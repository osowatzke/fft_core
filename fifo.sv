==> flow/design.v <==
module dp_ram #(
    DATA_WIDTH = 32,
    ADDR_WIDTH = 32) (
    input  logic clkIn,
    input  logic wrEnIn,
    input  logic [ADDR_WIDTH-1:0] wrAddrIn,
    input  logic [DATA_WIDTH-1:0] wrDataIn,
    input  logic [ADDR_WIDTH-1:0] rdAddrIn,
    output logic [DATA_WIDTH-1:0] rdDataOut);
    localparam DEPTH = 1 << ADDR_WIDTH;
    logic [DEPTH-1:0][DATA_WIDTH-1:0] dataR;
    logic [DATA_WIDTH-1:0] rdDataR;
    always @(posedge clkIn) begin
        if (wrEnIn) begin
            dataR[wrAddrIn] = wrDataIn;  
        end
        rdDataR             <= dataR[rdAddrIn];
    end
    assign rdDataOut = rdDataR;
endmodule
module fifo #(
    DATA_WIDTH = 32,
    DEPTH      = 32,
    SKID       = 0) (
    input  logic clkIn,
    input  logic rstIn,
    input  logic wrValidIn,
    output logic wrConsentOut,
    input  logic [DATA_WIDTH-1:0] wrDataIn,
    output logic rdValidOut,
    input  logic rdConsentIn,
    output logic [DATA_WIDTH-1:0] rdDataOut);
    localparam ADDR_WIDTH = $clog2(DEPTH);
    logic [ADDR_WIDTH-1:0] rdAddrR;
    logic [ADDR_WIDTH-1:0] wrAddrR;
    logic [ADDR_WIDTH:0] countR;
    logic rdValidR;
    logic wrConsentR;
    logic rstR;
    logic wrValid;
    logic rdValid;
    assign wrValid = wrValidIn & wrConsentR;
    assign rdValid = rdValidR & rdConsentIn;
    always @(posedge clkIn) begin
        rstR                    <= rstIn;
        if (rstIn) begin
            wrAddrR             <= 0;
            rdAddrR             <= 0;
            countR              <= 0;
            rdValidR            <= 0;
            wrConsentR          <= 0;
        end else begin
            if (rstR) begin
                wrConsentR      <= 1;
            end
            if (wrValid) begin
                wrAddrR         <= wrAddrR + 1;
            end
            if (rdValid) begin
                rdAddrR         <= rdAddrR + 1;
            end
            if (wrValid && !rdValid) begin
                countR          <= countR + 1;
                rdValidR        <= 1;
                if (countR == (DEPTH - SKID - 1)) begin
                    wrConsentR  <= 0;
                end
            end else if (!wrValid && rdValid) begin
                countR          <= countR - 1;
                wrConsentR      <= 1;
                if (countR == 1) begin
                    rdValidR    <= 0;
                end
            end
        end
    end
    assign rdValidOut = rdValidR;
    assign wrConsentOut = wrConsentR;
    dp_ram #(
        .ADDR_WIDTH(ADDR_WIDTH),
        .DATA_WIDTH(DATA_WIDTH))
        ram (
        .clkIn(clkIn),
        .wrEnIn(wrValidIn),
        .wrAddrIn(wrAddrR),
        .wrDataIn(wrDataIn),
        .rdAddrIn(rdAddrR),
        .rdDataOut(rdDataOut));
endmodule
# Tool chain data of fifo
# What the tools print for fifo, step after step.
# Lines are those of the file above, counted from 1.
# Operators carry their Yosys type and port widths (W data, S select, Z words).
# Cell names lack the library's common part.
# The mark - stands for no value.
dict set report design {
  top_module {fifo}
  clock_port {clkIn}
  cell_library {sky130hd}
  lib_corner {tt_025C_1v80}
}

# Word level
# Source: Yosys, flattened and elaborated, memories not mapped. Widths are those after wreduce. Registers that Yosys merges into a memory's read port (data or address) are not register bits. Print and check cells do not count. Equal cells are merged and count once.
dict set report classes {
  n_addsub 5
  equal 2
  n_shift 3
  mux 10
  logic 5
  n_reduce_logical 7
}
# op count
set op_table {}
lappend op_table {{$and A1024 B1024 Y1024} 1}
lappend op_table {{$or A1024 B1024 Y1024} 1}
lappend op_table {{$shiftx A1024 B11 Y32} 1}
lappend op_table {{$not A1024 Y1024} 1}
lappend op_table {{$shift A32 B33 Y1024} 1}
lappend op_table {{$shift A32 B33 Y1024 const A} 1}
lappend op_table {{$mux W1024} 1}
lappend op_table {{$neg A10 Y33} 1}
lappend op_table {{$mux W6} 2}
lappend op_table {{$add A5 B1 Y5 const B} 2}
lappend op_table {{$mux W1} 7}
lappend op_table {{$add A6 B1 Y6 const B} 1}
lappend op_table {{$sub A6 B1 Y6 const B} 1}
lappend op_table {{$eq A6 B1 Y1 const B} 1}
lappend op_table {{$eq A6 B5 Y1 const B} 1}
lappend op_table {{$reduce_bool A2 Y1} 2}
lappend op_table {{$and A1 B1 Y1} 2}
lappend op_table {{$logic_and A1 B1 Y1} 2}
lappend op_table {{$logic_not A1 Y1} 2}
lappend op_table {{$reduce_and A2 Y1} 1}
dict set report word_totals {
  regBits 1075
  elab_cells 40
}

# Longest topological paths
# Depth = most cells in a row (Yosys ltp): at word level without a register or memory, in the mapped netlist without a sequential cell, where the memories' decode and read muxes count.
dict set report logic_depth {
  depth_word 7
  ABC_AREA 0
  depth_mapped 19
  ltp_nobuf 13
}

# Synthesis result
# Yosys stat after the flow's synthesis: flattened, memories mapped to cells. It holds for the ABC_AREA given above (unset counts as 0); a run with the other value may have another netlist.
dict set report mapped {
  stdcells 3728
  mapped_area_um2 44144.8
  ff_cells 1075
  n_buf 339
}
# type count
set types {}
lappend types {dfxtp_1 1075}
lappend types {mux2_2 922}
lappend types {mux4_2 100}
lappend types {mux2i_1 103}
lappend types {nand2_1 247}
lappend types {clkbuf_1 207}
lappend types {nor2_1 153}
lappend types {buf_2 79}
lappend types {o21ai_0 78}
lappend types {mux2_1 34}
lappend types {o211ai_1 46}
lappend types {a21oi_1 57}
lappend types {a221oi_1 31}
lappend types {a221o_1 21}
lappend types {nor3_1 42}
lappend types {buf_4 22}
lappend types {a21o_1 20}
lappend types {mux2_4 10}
# Other cell types: 88; their cells: 481.
# The figures by module come from a second, unflattened synthesis with its own total; it is not the netlist above.
dict set report unflattened {
  cells_unflattened 4509
  hier_area_um2 44641.6
}
# Each row is one instance without its submodules.
# module instances n_cells mod_area_um2 mod_seq_area_um2
set modules {}
lappend modules {dp_ram 1 4401 43681.9 21140.3}
lappend modules {fifo 1 108 959.7 380.4}

# Path before layout
# Path of least setup slack by OpenSTA after synthesis, without wires, with an ideal clock, recovery checks aside; 20% of the period is set as input and as output delay. Where synthesis merged equal registers, the netlist keeps one of their names.
dict set report synth_path {
  path_kind {reg2reg}
  start {register wrAddrR[0]}
  end {register ram.rdDataR[26]}
  period_ns 6.22
  setup_time_ns 0.122
  launch_ns 0.000
  t_arrival_ns 4.158
  t_required_ns 6.098
  path_slack_ns 1.940
  path_delay_ns 4.280
  stages 18
  n_path_buf 5
  synth_period_reached_ns 4.28
}
# "path_delay_ns" = arrival - input delay + setup time.
# "stages": output pins that drive a net of the path, with the launching flip-flop's if there is one; two outputs of one cell count as two.
# "synth_period_reached_ns" = period - worst setup slack (recovery checks aside). The figure is calculated, with input and output delays left at 20% of the set period.
# The rows between start and end are the longest chain of elaborated cells between them; the timing report does not say that the signal goes this way. Where chains are equally long, one stands for them.
# Each line given opens the expression or statement behind the cell; cells for indexed reads and writes are added by Yosys, which also makes memories of some case tables.
dict set report synth_between {
  cell_sequence {dfxtp_1 > buf_2 > inv_1 > ha_1 > buf_4 > nand2b_2 > nor2_1 > ha_1 > buf_2 > or3b_1 > buf_6 > or4b_4 > o41ai_4 > buf_6 > mux2_2 > mux4_2 > o21a_1 > o32a_1}
  elab_chain_cells 7
  cone_cells 8
  cone_lines 3
}
# item line
set synth_rtl {}
lappend synth_rtl {{start, declared} 35} ;# logic [ADDR_WIDTH-1:0] wrAddrR;
lappend synth_rtl {{start, assigned} 47} ;# wrAddrR             <= 0;
lappend synth_rtl {{start, assigned} 57} ;# wrAddrR         <= wrAddrR + 1;
lappend synth_rtl {{$neg A10 Y33} 15} ;# dataR[wrAddrIn] = wrDataIn;
lappend synth_rtl {{$shift A32 B33 Y1024} 15}
lappend synth_rtl {{$not A1024 Y1024} 15}
lappend synth_rtl {{$and A1024 B1024 Y1024} 15}
lappend synth_rtl {{$or A1024 B1024 Y1024} 15}
lappend synth_rtl {{$mux W1024} 14} ;# if (wrEnIn) begin
lappend synth_rtl {{$shiftx A1024 B11 Y32} 17} ;# rdDataR             <= dataR[rdAddrIn];
lappend synth_rtl {{end, assigned} 17}
lappend synth_rtl {{end, declared} 12} ;# logic [DATA_WIDTH-1:0] rdDataR;

# Timing after layout
# Path of least setup slack in the final report of run 1 (OpenROAD, finished layout, wires in). Where an end is a register, its clock arrival counts in the times.
dict set report layout_path {
  path_kind {reg2reg}
  start {register wrAddrR[0]}
  end {register ram.rdDataR[24]}
  period_ns 2.52
  setup_time_ns 0.13
  launch_ns 0.67
  t_arrival_ns 4.07
  t_required_ns 3.06
  path_slack_ns -1.01
  stages 17
  n_path_buf 4
}
# The rows between start and end are the longest chain of elaborated cells between them; the timing report does not say that the signal goes this way. Where chains are equally long, one stands for them.
dict set report layout_between {
  cell_sequence {dfxtp_2 > inv_4 > ha_4 > nand2b_4 > nor2_4 > ha_4 > buf_6 > nand3b_1 > buf_6 > or2_4 > a21oi_4 > buf_12 > buf_4 > mux2_2 > mux4_2 > o211ai_1 > a22oi_1}
  elab_chain_cells 7
  cone_cells 8
  cone_lines 3
}
# item line
set layout_rtl {}
lappend layout_rtl {{start, declared} 35} ;# logic [ADDR_WIDTH-1:0] wrAddrR;
lappend layout_rtl {{start, assigned} 47} ;# wrAddrR             <= 0;
lappend layout_rtl {{start, assigned} 57} ;# wrAddrR         <= wrAddrR + 1;
lappend layout_rtl {{$neg A10 Y33} 15} ;# dataR[wrAddrIn] = wrDataIn;
lappend layout_rtl {{$shift A32 B33 Y1024} 15}
lappend layout_rtl {{$not A1024 Y1024} 15}
lappend layout_rtl {{$and A1024 B1024 Y1024} 15}
lappend layout_rtl {{$or A1024 B1024 Y1024} 15}
lappend layout_rtl {{$mux W1024} 14} ;# if (wrEnIn) begin
lappend layout_rtl {{$shiftx A1024 B11 Y32} 17} ;# rdDataR             <= dataR[rdAddrIn];
lappend layout_rtl {{end, assigned} 17}
lappend layout_rtl {{end, declared} 12} ;# logic [DATA_WIDTH-1:0] rdDataR;

# Design fifo on sky130hd. What follows are 2 stored runs of the flow, each under its own settings; their order means nothing. The constraints put input and output delay at 20% of the set period each and load the outputs with 0.01 pF.
# By "timing.achieved_period_ns" is meant the clock period of the run minus its worst setup slack. This is arithmetic on one report: input and output delays are still those of the set period (20% each).
# By "timing.worst_path_ns" is meant the share of the clock period that the worst setup path is allowed (20% is reserved at inputs, 20% at outputs), minus its slack. Clock arrival times at its registers enter into it.
# By "fin_power_mw" is meant OpenSTA's value without simulated activity: inputs other than the clock are taken to toggle once in ten clock periods, and the tool carries that through the logic.
run="run 1" settings period_ns=2.52 CORE_UTILIZATION=50 SETUP_SLACK_MARGIN=0.26 TNS_END_PERCENT=15 GPL_TIMING_DRIVEN=1 GPL_ROUTABILITY_DRIVEN=1 SLEW_MARGIN=10 MAX_ROUTING_LAYER="met4" CAP_MARGIN=20 CORE_MARGIN=2
run="run 1" results yosys_chip_area_um2=44144.8 design_die_area_um2=90682.3 stdcell_area_um2=57096.0 fin_util_frac=0.655 fin_ws_ns=-1.007 setup_tns_ns=-84.622 hold_ws_ns=0.447 fin_power_mw=38.197 timing.achieved_period_ns=3.527 timing.worst_path_ns=3.53 timing.worst_path_kind="reg2reg"
run="run 2" settings period_ns=4.78 CORE_UTILIZATION=37 SETUP_SLACK_MARGIN=0.67 PLACE_DENSITY_LB_ADDON=0.19 CORE_MARGIN=7 CELL_PAD_IN_SITES_GLOBAL_PLACEMENT=0 TNS_END_PERCENT=100 ABC_AREA=0 GPL_TIMING_DRIVEN=1 GPL_ROUTABILITY_DRIVEN=0 CAP_MARGIN=5 SLEW_MARGIN=40 MIN_ROUTING_LAYER="met1"
run="run 2" results yosys_chip_area_um2=44144.8 design_die_area_um2=129179.0 stdcell_area_um2=50902.6 fin_util_frac=0.431 fin_ws_ns=0.803 setup_tns_ns=0.000 hold_ws_ns=0.442 fin_power_mw=19.730 timing.achieved_period_ns=3.977 timing.worst_path_ns=3.98 timing.worst_path_kind="reg2reg"
